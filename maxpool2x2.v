==> flow/design.v <==
module maxpool2x2 (
    input  wire clk,
    input  wire rst,
    input  wire pool_en,
    input  wire signed [15:0] in_data,
    input  wire              valid_in,
    output reg  signed [15:0] out_data,
    output reg               valid_out
);
    reg signed [15:0] max_val;
    reg [1:0] sample_count;
    reg busy;
    always @(posedge clk) begin
        if (rst) begin
            max_val <= 0;
            sample_count <= 0;
            valid_out <= 0;
            busy <= 0;
        end else begin
            valid_out <= 0;
            if (pool_en && !busy) begin
                sample_count <= 0;
                busy <= 1;
            end
            if (busy && valid_in) begin
                if (sample_count == 0)
                    max_val <= in_data;
                else if (in_data > max_val)
                    max_val <= in_data;
                sample_count <= sample_count + 1;
                if (sample_count == 2'd3) begin
                    out_data <= max_val;
                    valid_out <= 1'b1;
                    sample_count <= 0;
                end
            end
        end
    end
endmodule
* Step by step through the tools: maxpool2x2 *
The steps from the RTL of maxpool2x2 to its reports follow in flow order.
Lines are those of the file above, counted from 1.
Cell names lack the library's common part.
A cell with - has no value.

design
  design top = maxpool2x2
  clock port = clk
  standard-cell library = sky130hd
  timing corner = tt_025C_1v80

* Word level *
Yosys after proc, flatten, opt, wreduce and memory -nomap, before mapping. Memory bits, and registers merged into a memory's read port (data or address), are not among the register bits. Print and check cells are not counted. Equal cells are merged and count once.

storage and ports
  flip-flop bits (word level) = 36
  output and inout port bits = 17
  elaborated cells = 25

operators by class
  add/sub/neg operators = 1
  order comparisons = 1
  equality and inequality tests = 1
  mux-type cells = 6
  bitwise logic cells = 2
  reductions and logical operators = 9

operators by type and width
  cell                                                            number
  16-bit two-way mux                                              2
  16-bit greater-than comparator                                  1
  2-bit two-way mux                                               3
  2-bit nonzero test                                              2
  3-bit AND reduction                                             1
  1-bit logical AND                                               2
  1-bit NOT                                                       2
  2-bit by 1-bit adder with 2-bit output (second input constant)  1
  2-bit equality test (second input constant)                     1
  2-bit zero test                                                 1
  2-bit AND reduction                                             1
  2-bit OR reduction                                              1
  1-bit zero test                                                 1
  1-bit two-way mux                                               1

* Depth *
Longest topological path by Yosys (ltp), each cell counted once; first at word level (registers and memories cut), then after technology mapping (sequential cells cut; the memories' decode and read muxes count).

depth
  depth after elaboration = 4
  ABC_AREA = 0
  depth in mapped cells = 10
  mapped depth without buffers = 8

* Mapped cells and area *
Yosys stat after the flow's synthesis: flattened, memories mapped to cells. It holds for the ABC_AREA given above (unset counts as 0); a run with the other value may have another netlist.

cell types
  type      number
  edfxtp_1  16
  dfxtp_1   20
  ha_1      18
  mux2i_1   17
  nand2b_1  22
  inv_1     20
  or2b_1    10
  buf_12    2
  a21oi_1   7
  a21o_1    3
  buf_6     2
  nand2_1   5
  mux2_4    1
  nor2_1    4
  nor3_1    3
  nor3b_1   2
  a31oi_1   2
  nand4_1   2

Not listed: further types 10, cells in them 13.

mapped netlist
  cells in the netlist = 169
  chip area (Yosys) = 1878.1 µm²
  flip-flop cells = 36

* Worst setup path after synthesis *
OpenSTA on the mapped netlist: ideal clock, no wires. The path of least setup slack (recovery checks aside). Input and output delay are each 20% of the period. Register names are those of the netlist, which keeps one name where synthesis merged equal registers.

timing after synthesis
  path kind = input port to flip-flop
  from = in rst
  to = reg out_data[0]
  clock period = 3.09 ns
  input delay = 0.618 ns
  setup time = 0.413 ns
  launch time at the first pin = 0.618 ns
  arrival time = 2.096 ns
  slack = 0.581 ns
  delay of the path = 1.891 ns
  stages = 3
  path buffers = 2
  period reached after synthesis = 2.509 ns

"delay of the path" is the arrival time less input delay plus setup time.
"stages" counts driving pins, that of a launching flip-flop among them; a cell with two outputs on the path counts twice.
"period reached after synthesis" is the clock period less the worst setup slack; recovery checks do not enter. This is arithmetic on one report: input and output delays are still those of the set period (20% each).
The rows between start and end are the longest chain of elaborated cells between them; the timing report does not say that the signal goes this way. Where chains are equally long, one stands for them.
Each line given opens the expression or statement behind the cell; cells for indexed reads and writes are added by Yosys, which also makes memories of some case tables.

between the ends, after synthesis
  path through = buf_6 > buf_6 > nor3b_1
  length of the longest elaborated chain = 2
  elaborated cells on any way between the ends = 2
  those cells by class = logic (1); reduce/logical (1)

ends and longest elaborated chain, after synthesis
  what                 RTL line  source
  from (decl)          3         input  wire rst,
  1-bit NOT            -
  3-bit AND reduction  -
  to (assign)          32        out_data <= max_val;
  to (decl)            7         output reg  signed [15:0] out_data,

* Path in the finished layout *
Path of least setup slack in the final report of run A (OpenROAD, finished layout, wires in). Where an end is a register, its clock arrival counts in the times.

timing after layout
  path kind = input port to flip-flop
  from = in in_data[15]
  to = reg max_val[2]
  clock period = 3.91 ns
  input delay = 0.78 ns
  setup time = 0.07 ns
  launch time at the first pin = 0.78 ns
  arrival time = 3.05 ns
  slack = 1.08 ns
  stages = 8
  path buffers = 1

The rows between start and end are the longest chain of elaborated cells between them; the timing report does not say that the signal goes this way. Where chains are equally long, one stands for them.
At most two assigning lines are given for a register; there are more.

between the ends, after layout
  path through = clkdlybuf4s50_1 > ha_1 > nand4_2 > nor4_2 > nand3_1 > a41oi_1 > mux2_4 > mux2i_1
  length of the longest elaborated chain = 3
  elaborated cells on any way between the ends = 5
  those cells by class = compare (1); mux (2); reduce/logical (2)

ends and longest elaborated chain, after layout
  what                            RTL line  source
  from (decl)                     5         input  wire signed [15:0] in_data,
  16-bit greater-than comparator  28        else if (in_data > max_val)
  16-bit two-way mux              28
  16-bit two-way mux              26        if (sample_count == 0)
  to (assign)                     27        max_val <= in_data;
  to (assign)                     29        max_val <= in_data;
  to (decl)                       10        reg signed [15:0] max_val;

Subject: flow runs of maxpool2x2

Hi,

Stored flow runs of maxpool2x2 (2 of them; Yosys, OpenROAD, sky130hd). They differ in their settings and are not a sequence. Constraints: input delay and output delay 20% of the set period each, output load 0.01 pF.
"achieved clock period (ns)": clock period set for the run, less the worst setup slack. It is reckoned from that one timing run; input and output delays stay at 20% of the period that was set.
By "finish__power__total" is meant OpenSTA's value without simulated activity: inputs other than the clock are taken to toggle once in ten clock periods, and the tool carries that through the logic.

settings of run A
{
  "period_ns": 3.91,
  "CORE_UTILIZATION": 53,
  "SETUP_SLACK_MARGIN": 0.87,
  "PLACE_DENSITY_LB_ADDON": 0.2,
  "CORE_ASPECT_RATIO": 0.91,
  "CELL_PAD_IN_SITES_GLOBAL_PLACEMENT": 0,
  "CTS_CLUSTER_SIZE": 76,
  "CAP_MARGIN": 20,
  "CORE_MARGIN": 2,
  "SLEW_MARGIN": 20
}
report of run A
yosys chip area after synthesis (um^2): 1878.1
finish__design__die__area: 4036.1
finish__design__instance__utilization: 0.6959
finish__timing__setup__ws: 1.077
finish__timing__setup__tns: 0.000
finish__timing__hold__ws: 0.453
finish__power__total: 8.790e-04
achieved clock period (ns): 2.833

settings of run B
{
  "period_ns": 1.79,
  "CORE_UTILIZATION": 70,
  "SETUP_SLACK_MARGIN": 0.48,
  "PLACE_DENSITY_LB_ADDON": 0.25,
  "CELL_PAD_IN_SITES_GLOBAL_PLACEMENT": 1,
  "CELL_PAD_IN_SITES_DETAIL_PLACEMENT": 2,
  "ABC_AREA": 0,
  "CAP_MARGIN": 20,
  "CORE_MARGIN": 2,
  "SLEW_MARGIN": 20
}
report of run B: did not finish, place, FLW-0024

Regards
